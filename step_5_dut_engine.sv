==> flow/design.v <==
module dut_engine (
    input clk,
    input rst,
    input start,
    input extra_at_start,
    output logic start_x,
    output logic enable_x,
    input near_end_x,
    output logic start_y,
    output logic enable_y,
    input near_end_y,
    output logic pixel_valid,
    output logic idle
);
    typedef enum {waiting, startup_row1, startup_row2, calculate, finish_row_1, finish_row_2} states_t;
    states_t state;
    always @(posedge clk) begin
        if (rst == 1'b1)
            begin
                state = waiting;
                start_x = 1'b0;
                enable_x = 1'b0;
                start_y = 1'b0;
                enable_y = 1'b0;
                pixel_valid = 1'b0;
            end else
            begin
                case (state)
                    waiting : begin
                        start_x = 1'b0;
                        enable_x = 1'b0;
                        start_y = 1'b0;
                        enable_y = 1'b0;
                        pixel_valid = 1'b0;
                        if (start == 1'b1) begin
                            state = startup_row1;  
                            start_x = 1'b1;
                            enable_x = 1'b1;
                        end
                    end
                    startup_row1 : begin
                        start_x = 1'b0;
                        if (near_end_x == 1'b1) begin
                            start_x = 1'b1;
                            if (extra_at_start == 1'b1) begin
                                state = startup_row2;  
                            end
                            else begin
                                state = calculate;
                            end
                        end
                    end
                    startup_row2 : begin
                        start_x = 1'b0;
                        if (near_end_x == 1'b1) begin
                            state = calculate;
                            start_x = 1'b1;
                            start_y = 1'b1;
                            enable_y = 1'b1;
                        end
                    end
                    calculate: begin
                        start_x = 1'b0;
                        start_y = 1'b0;
                        enable_y = 1'b0;
                        pixel_valid = 1'b1;
                        if (near_end_x == 1'b1) begin
                            start_x = 1'b1;
                            enable_y = 1'b1;
                        end
                        if (near_end_y == 1'b1 && near_end_x == 1'b1) begin
                            state = finish_row_1;  
                            start_x = 1'b1;
                            enable_y = 1'b1;
                        end
                    end
                    finish_row_1 : begin
                        start_x = 1'b0;
                        enable_y = 1'b0;
                        if (near_end_x == 1'b1) begin
                            if (extra_at_start == 1'b0) begin
                                state = finish_row_2;  
                                start_x = 1'b1;
                            end
                            else begin
                                enable_x = 1'b0;
                                pixel_valid = 1'b0;
                                state = waiting;  
                            end
                        end
                    end
                    finish_row_2 : begin
                        start_x = 1'b0;
                        if (near_end_x == 1'b1) begin
                            enable_x = 1'b0;
                            pixel_valid = 1'b0;
                            state = waiting;  
                        end
                    end
                endcase
            end
    end
    assign idle = (state == waiting);
endmodule
# From RTL to reports: dut_engine
# Tool output for the design above, in the order of the flow.
# Lines are those of the file above, counted from 1.
# A cell with - has no value.
# design
top,dut_engine
clock,clk
library,sky130hd
lib_corner,tt_025C_1v80

# Elaborated design
# Source: Yosys, flattened and elaborated, memories not mapped. Widths are those after wreduce. Registers that Yosys merges into a memory's read port (data or address) are not register bits. Print and check cells do not count.
# op_classes
eq_ne,12
n_reduce_logical,16
n_mux,23
# op_table
operator,n
32-bit case mux with 6-bit select,1
32-bit two-way mux,6
32-bit by 2-bit == test with 1-bit output with constant B,2
32-bit by 3-bit == test with 1-bit output with constant B,2
32-bit by 1-bit == test with 1-bit output with constant B,1
32-bit logical NOT,1
2-bit != test with constant B,7
1-bit two-way mux,10
4-bit AND reduction,2
7-bit AND reduction,1
2-bit OR reduction,3
3-bit nonzero test,2
6-bit nonzero test,1
1-bit case mux with 3-bit select,2
5-bit nonzero test,1
1-bit case mux with 5-bit select,1
2-bit AND reduction,2
4-bit nonzero test,1
1-bit case mux with 4-bit select,1
3-bit two-way mux,1
2-bit nonzero test,1
1-bit case mux with 2-bit select,1
1-bit logical AND,1
# bits
ff_bits,37
wordCells,57
output_inout_bits,6
input_bits,6

# Longest topological paths
# Longest topological path by Yosys (ltp), each cell counted once; first at word level (registers and memories cut), then after technology mapping (sequential cells cut; the memories' decode and read muxes count).
# logic_depth
word_depth,4
ABC_AREA,1
mapped_depth,7
mapped_depth_nobuf,7

# Netlist
# The flow's flattened synthesis, as Yosys stat reports it; memories are mapped. The netlist is that of the ABC_AREA named above (0 if unset); the other value can give another one.
# synth_totals
flip_flops,11
area_mm2,0.0005355
cells,83
# types
type,n,type_area_um2
sky130_fd_sc_hd__dfxtp_1,11,220.211
sky130_fd_sc_hd__nand2_1,24,90.086
sky130_fd_sc_hd__nand3_1,10,50.048
sky130_fd_sc_hd__inv_1,12,45.043
sky130_fd_sc_hd__nor2_1,11,41.29
sky130_fd_sc_hd__a21oi_1,4,20.019
sky130_fd_sc_hd__o22ai_1,2,12.512
sky130_fd_sc_hd__a32o_1,1,10.01
sky130_fd_sc_hd__o21ai_0,2,10.01
sky130_fd_sc_hd__o2111ai_1,1,8.758
sky130_fd_sc_hd__buf_4,1,7.507
sky130_fd_sc_hd__o211ai_1,1,7.507
sky130_fd_sc_hd__o21ai_1,1,5.005
sky130_fd_sc_hd__clkinv_1,1,3.754
sky130_fd_sc_hd__inv_2,1,3.754

# Worst setup path after synthesis
# Path of least setup slack by OpenSTA after synthesis, without wires, with an ideal clock, recovery checks aside; 20% of the period is set as input and as output delay. Where synthesis merged equal registers, the netlist keeps one of their names.
# synth_timing
path_type,register to register
startpoint,register state
endpoint,register start_x
clock_period_ns,1.12
slack_ns,0.221
delay_ns,0.899
path_stages,5
path_buffers,0
setup_ns,0.117
arrival_time_ns,0.782
period_less_setup_slack_ns,0.899
# "delay_ns" = arrival - input delay + setup time.
# "path_stages": output pins that drive a net of the path, with the launching flip-flop's if there is one; two outputs of one cell count as two.
# "period_less_setup_slack_ns" = period - worst setup slack (recovery checks aside). The figure is calculated, with input and output delays left at 20% of the set period.
# An end named without its bit number is one bit of that signal or, where synthesis recoded a state register, one of its new flip-flops.
# At most two assigning lines are given for a register; there are more.
# synth_via
cell_sequence,sky130_fd_sc_hd__dfxtp_1 sky130_fd_sc_hd__nor2_1 sky130_fd_sc_hd__nand3_1 sky130_fd_sc_hd__o21ai_0 sky130_fd_sc_hd__nor2_1
# synth_rtl
element,line,source
start: declaration,16,states_t state;
start: assignment,20,state = waiting;
start: assignment,36,state = startup_row1;
end: assignment,21,start_x = 1'b0;
end: assignment,30,start_x = 1'b0;
end: declaration,6,"output logic start_x,"
# Chain of elaborated cells between the ends: none given.

# Timing after layout
# Path of least setup slack in the final report of run B (OpenROAD, finished layout, wires in). Where an end is a register, its clock arrival counts in the times.
# layout_timing
path_type,register to register
startpoint,register state
endpoint,register enable_y
setup_ns,0.10
arrival_time_ns,1.12
path_stages,6
path_buffers,1
slack_ns,-0.20
clock_period_ns,0.751
# An end named without its bit number is one bit of that signal or, where synthesis recoded a state register, one of its new flip-flops.
# At most two assigning lines are given for a register; there are more.
# layout_via
cell_sequence,sky130_fd_sc_hd__dfxtp_4 sky130_fd_sc_hd__buf_6 sky130_fd_sc_hd__nor2_1 sky130_fd_sc_hd__nand3_1 sky130_fd_sc_hd__a21oi_1 sky130_fd_sc_hd__nor2_1
# layout_rtl
element,line,source
start: declaration,16,states_t state;
start: assignment,20,state = waiting;
start: assignment,36,state = startup_row1;
end: assignment,24,enable_y = 1'b0;
end: assignment,33,enable_y = 1'b0;
end: declaration,10,"output logic enable_y,"
# Chain of elaborated cells between the ends: none given.

# Measured data: module dut_engine, platform sky130hd, 2 stored runs of the flow under differing settings, order arbitrary. Input and output delays are each 20% of the period that was set; the output load is 0.01 pF.
# "achieved_clock_period_ns" = clock period - worst setup slack. The figure is calculated, with input and output delays left at 20% of the set period.
# "worst_path_allowed_less_slack_ns" = time allowed to the worst setup path (clock period - input delay - output delay, where it has them) - its slack; a late launch clock adds to it, a late capture clock takes from it.
# "total_power_mw" is the tool's figure for a default switching activity; nothing was simulated.
# Among the settings, . means not set for that run.
# Among the results, . means that no value is shown for the run.
stored run,period_ns,CORE_UTILIZATION,PLACE_DENSITY_LB_ADDON,CORE_ASPECT_RATIO,CORE_MARGIN,CTS_CLUSTER_SIZE,CTS_CLUSTER_DIAMETER,CAP_MARGIN,MIN_ROUTING_LAYER,SLEW_MARGIN,CELL_PAD_IN_SITES_GLOBAL_PLACEMENT,ABC_AREA,hold_ws_ns,total_die_area_mm2,utilization_pct,fin_tns_ns,total_power_mw,worst_path_allowed_less_slack_ns,timing.worst_path_kind,achieved_clock_period_ns,stdcell_area_mm2,fin_ws_ns,ys_area_mm2
run A,1.75,52,0.04,1.09,3,98,236,5,met2,20,.,.,.,.,.,.,.,.,.,.,.,.,.
run B,0.751,36,0.09,1.01,10,.,.,20,met2,20,0,1,0.380,0.0034301,65.2,-1.664,1.352,0.95,register to register,0.954,0.0008808,-0.203,0.0005355
# Run A: not finished: floorplanning ended with error PDN-0185
