==> flow/design.v <==
module dut_core(
    output logic [7:0] pixel_out,
    input [7:0] pixel_pp,
    input [7:0] pixel_p0,
    input [7:0] pixel_pm,
    input [7:0] pixel_0p,
    input [7:0] pixel_0m,
    input [7:0] pixel_mp,
    input [7:0] pixel_m0,
    input [7:0] pixel_mm,
    input on_edge,
    input clock,
    input reset);
    wire logic signed [15:0] gradx;  
    wire logic signed [15:0] grady;  
    wire logic signed [15:0] gradsq;  
    logic signed [9:0] gradx_r;  
    logic signed [9:0] grady_r;  
    assign gradx = (pixel_mp - pixel_pp) + 2 * (pixel_m0 - pixel_p0) + (pixel_mm - pixel_pm);
    assign grady = (pixel_mp - pixel_mm) + 2 * (pixel_0p - pixel_0m) + (pixel_pp - pixel_pm);
    assign gradsq = (gradx_r * gradx_r) + (grady_r * grady_r);
    always @(posedge clock) begin
        gradx_r = gradx;
        grady_r = grady;
    end
    always_ff @(posedge clock) begin
        if (on_edge == 1'b1)
            begin
                pixel_out <= 'b0;
            end
        else
            begin
                pixel_out <= gradsq[15:8];
            end
    end
endmodule
module counter #(WIDTH = 16) (
    input clk,
    input rst,
    input start,
    input enable,
    input [(WIDTH-1):0] endvalue,
    output [(WIDTH-1):0] count,
    output logic near_end,
    output logic on_edge
);
    logic [(WIDTH-1):0] count_val;
    always @(posedge clk) begin
        if (rst == 1'b1)
            begin
                count_val = 'b0;
                near_end = 1'b0;
            end
        else if (start == 1'b1)
            begin
                count_val = 'b0;
                near_end = 1'b0;  
            end
        else if (enable == 1'b1 && count_val < endvalue)
        begin
            near_end = (count_val == (endvalue - 2))?1'b1:1'b0;
            count_val += 1;
        end
    end;
    assign count = count_val;
    always @(count, endvalue) begin
        if (count == 0 || count == endvalue)
            on_edge = 1'b1;
        else
            on_edge = 1'b0;
    end
endmodule
Tool chain data of dut_core. What the tools print for dut_core, step after step. Lines are those of the file above, counted from 1. Library cell names are shortened. Not given: --

Top module: dut_core. Clock: clock. Library: sky130hd. Corner: tt_025C_1v80.

After elaboration. Yosys after proc, flatten, opt, wreduce and memory -nomap, before mapping. Enables and synchronous resets that opt folds into registers are not counted as muxes. Memory bits, and registers merged into a memory's read port (data or address), are not among the register bits. Print and check cells are not counted. Equal cells are merged and count once.

For flip-flop bits (word level) the number is 28. Input port bits: 67. The figure for output and inout port bits is 8. Word-level cells: 16.

Under add/subtract/negate cells stands 11. $mul: 2.

Operator list (number): 10-bit by 10-bit multiplier with 16-bit output (2); 8-bit by 8-bit subtractor with 9-bit output (6); 10-bit by 9-bit adder with 10-bit output (2); 9-bit by 10-bit adder with 10-bit output (2); 16-bit adder (1).

Logic depth. Longest topological path by Yosys (ltp), each cell counted once; first at word level (registers and memories cut), then after technology mapping (sequential cells cut; the memories' decode and read muxes count).

Under depth in word-level cells stands 3. ABC_AREA: 0. Under mapped depth stands 23. Under depth with buffers taken out stands 23.

Mapped cells and area. Yosys stat after the flow's synthesis: flattened, memories mapped to cells. It holds for the ABC_AREA given above (unset counts as 0); a run with the other value may have another netlist. Totals and module areas in this step are rounded.

Cells by type: fa_1 (number 166, total area 3.32E+03 µm²); ha_1 (number 127, total area 1.59E+03 µm²); inv_1 (number 256, total area 960.922 µm²); dfxtp_1 (number 28, total area 560.538 µm²); xnor2_1 (number 62, total area 543.021 µm²); and2_1 (number 39, total area 243.984 µm²); nor2_1 (number 56, total area 210.202 µm²); xor2_1 (number 23, total area 201.443 µm²); nand2_1 (number 50, total area 187.68 µm²); a21oi_1 (number 36, total area 180.173 µm²); a21o_1 (number 14, total area 105.101 µm²); xnor3_1 (number 3, total area 67.565 µm²); o21ai_0 (number 13, total area 65.062 µm²); nor3_1 (number 12, total area 60.058 µm²); o41a_1 (number 5, total area 56.304 µm²); o21ai_1 (number 9, total area 45.043 µm²); nor2b_1 (number 6, total area 37.536 µm²); o21bai_1 (number 5, total area 37.536 µm²).

Not listed: further types 23, cells in them 47.

Mapped cells: 957. Cell area after synthesis: 8806 µm². Under sequential part of the area stands 560.5 µm². The figure for mapped flip-flops is 28. The entry for buffer cells reads 10.

Timing after synthesis. Source: OpenSTA report_checks on the synthesized netlist (no wires, ideal clock, input and output delay 20% of the period each), path of least setup slack; recovery checks are left aside. Register names are those of the netlist, which keeps one name where synthesis merged equal registers.

Kind: flip-flop to flip-flop. Start: reg gradx_r[9]. End: reg pixel_out[6]. For period the number is 10.6 ns. The entry for setup time reads 0.130 ns. Time at the first pin: 0.000 ns. Under data arrival time stands 5.749 ns. Under data required time stands 10.470 ns. The figure for path slack is 4.722 ns. Delay of the path: 5.879 ns. The entry for stages reads 24. The entry for path buffers reads 0. Under synthesis period reached stands 5.878 ns.

"delay of the path" = arrival - input delay + setup time. "stages": output pins that drive a net of the path, with the launching flip-flop's if there is one; two outputs of one cell count as two. "synthesis period reached" = period - worst setup slack (recovery checks aside). The figure is calculated, with input and output delays left at 20% of the set period. Between the ends stands the longest chain of elaborated cells between them, by number of cells; it is not shown to be the way that was timed. Of several equally long chains one is given. Each line given opens the expression or statement behind the cell; cells for indexed reads and writes are added by Yosys, which also makes memories of some case tables.

Path through: dfxtp_1 > inv_1 > nor2_1 > inv_1 > fa_1 > inv_1 > fa_1 > inv_1 > fa_1 > inv_1 > fa_1 > fa_1 > fa_1 > inv_1 > fa_1 > inv_1 > ha_1 > o21a_1 > o21a_1 > o41a_1 > o31ai_1 > nand2b_1 > a211oi_1 > nor4_1. The figure for cells in the longest elaborated chain is 2. The entry for elaborated cells on any way between the ends reads 2. The figure for RTL lines with such cells is 1. Classes of those cells: 1 x add/sub; 1 x mul.

Ends and longest elaborated chain, post-synthesis: from (decl) (line 17) `logic signed [9:0] gradx_r;`; from (assign) (line 23) `gradx_r = gradx;`; 10-bit by 10-bit multiplier with 16-bit output (line 21) `assign gradsq = (gradx_r * gradx_r) + (grady_r * grady_r);`; 16-bit adder (line 21); to (assign) (line 29) `pixel_out <= 'b0;`; to (assign) (line 33) `pixel_out <= gradsq[15:8];`; to (decl) (line 2) `output logic [7:0] pixel_out,`.

Path in the finished layout. Path of least setup slack in the final report of run A (OpenROAD, finished layout, wires in). Where an end is a register, its clock arrival counts in the times.

Kind: flip-flop to flip-flop. Start: reg gradx_r[2]. End: reg pixel_out[4]. For period the number is 3.51 ns. The entry for setup time reads 0.11 ns. Time at the first pin: 0.28 ns. Under data arrival time stands 6.06 ns. Under data required time stands 3.68 ns. The figure for path slack is -2.38 ns. The entry for stages reads 23. The entry for path buffers reads 2.

Between the ends stands the longest chain of elaborated cells between them, by number of cells; it is not shown to be the way that was timed. Of several equally long chains one is given.

Path through: dfxtp_4 > and2_4 > fa_1 > buf_4 > fa_1 > inv_2 > fa_1 > inv_2 > fa_1 > fa_1 > fa_1 > inv_2 > fa_1 > inv_2 > ha_4 > o21a_1 > o21a_1 > o41a_1 > buf_4 > or2_4 > a21oi_4 > xor2_1 > nor2_1. The figure for cells in the longest elaborated chain is 2. The entry for elaborated cells on any way between the ends reads 2. The figure for RTL lines with such cells is 1. Classes of those cells: 1 x add/sub; 1 x mul.

Ends and longest elaborated chain, after layout: from (decl) (line 17) `logic signed [9:0] gradx_r;`; from (assign) (line 23) `gradx_r = gradx;`; 10-bit by 10-bit multiplier with 16-bit output (line 21) `assign gradsq = (gradx_r * gradx_r) + (grady_r * grady_r);`; 16-bit adder (line 21); to (assign) (line 29) `pixel_out <= 'b0;`; to (assign) (line 33) `pixel_out <= gradsq[15:8];`; to (decl) (line 2) `output logic [7:0] pixel_out,`.

--- measured runs ---
Measured results for dut_core: 2 stored runs of the Yosys and OpenROAD flow on sky130hd. The settings differ; the order carries no meaning. The constraints put input and output delay at 20% of the set period each and load the outputs with 0.01 pF. "period achieved" = clock period - worst setup slack. The figure is calculated, with input and output delays left at 20% of the set period. "time on the worst setup path" means the part of the period allowed to the worst setup path (the constraints hold back 20% at inputs and 20% at outputs) less its slack; where the path has registers, the arrival times of their clocks count too. The measured numbers are rounded.

Files of run A:
==> flow/run.sh <==
#!/bin/bash
# the make line also repeats the synthesis and layout settings of config.mk as NAME=value (left out here)
make -C /OpenROAD-flow-scripts/flow DESIGN_CONFIG=/design/flow/config.mk WORK_HOME=/design/flow/orfs CLKGATE_MAP_FILE= finish
==> flow/config.mk <==
export PLATFORM = sky130hd
export DESIGN_NAME = dut_core
export DESIGN_NICKNAME = dut_core
export VERILOG_FILES = /design/flow/design.v
export SDC_FILE = /design/flow/constraint.sdc
export NUM_CORES = 4
export LEC_CHECK = 0
export CAP_MARGIN = 20
export CORE_MARGIN = 2
export CORE_UTILIZATION = 55
export PLACE_DENSITY_LB_ADDON = 0.26
export SETUP_SLACK_MARGIN = -0.22
export SLEW_MARGIN = 35
export TNS_END_PERCENT = 85
==> flow/constraint.sdc <==
create_clock -name core_clock -period 3.51 [get_ports {clock}]
set_input_delay 0.7020 -clock core_clock [delete_from_list [all_inputs] [get_ports {clock}]]
set_output_delay 0.7020 -clock core_clock [all_outputs]
set_load 0.01 [all_outputs]

Results of run A. The area of the synthesized netlist is 8,806 µm². For the full die area the run shows 17,040 µm². The standard-cell area after layout comes to 12,570 µm². The post-layout utilization comes to 79.7 %. The setup slack of the worst path stands at -2.376 ns. The summed negative setup slack reads -19.88 ns. The smallest hold slack stands at 1.035 ns. For the period achieved the run shows 5.886 ns. For the time on the worst setup path the run shows 5.89 ns. Class of the worst setup path: flip-flop to flip-flop.

Files of run B:
==> flow/run.sh <==
#!/bin/bash
# the make line also repeats the synthesis and layout settings of config.mk as NAME=value (left out here)
make -C /OpenROAD-flow-scripts/flow DESIGN_CONFIG=/design/flow/config.mk WORK_HOME=/design/flow/orfs CLKGATE_MAP_FILE= finish
==> flow/config.mk <==
export PLATFORM = sky130hd
export DESIGN_NAME = dut_core
export DESIGN_NICKNAME = dut_core
export VERILOG_FILES = /design/flow/design.v
export SDC_FILE = /design/flow/constraint.sdc
export NUM_CORES = 4
export LEC_CHECK = 0
export CAP_MARGIN = 20
export CORE_MARGIN = 2
export CORE_UTILIZATION = 40
export SLEW_MARGIN = 20
==> flow/constraint.sdc <==
create_clock -name core_clock -period 9.49 [get_ports {clock}]
set_input_delay 1.8980 -clock core_clock [delete_from_list [all_inputs] [get_ports {clock}]]
set_output_delay 1.8980 -clock core_clock [all_outputs]
set_load 0.01 [all_outputs]

Results of run B. The area of the synthesized netlist is 8,806 µm². For the full die area the run shows 23,220 µm². The standard-cell area after layout comes to 9,925 µm². The post-layout utilization comes to 45.8 %. The setup slack of the worst path stands at 2.959 ns. The summed negative setup slack reads 0.000 ns. The smallest hold slack stands at 1.053 ns. For the period achieved the run shows 6.531 ns. For the time on the worst setup path the run shows 6.53 ns. Class of the worst setup path: flip-flop to flip-flop.
--- end ---
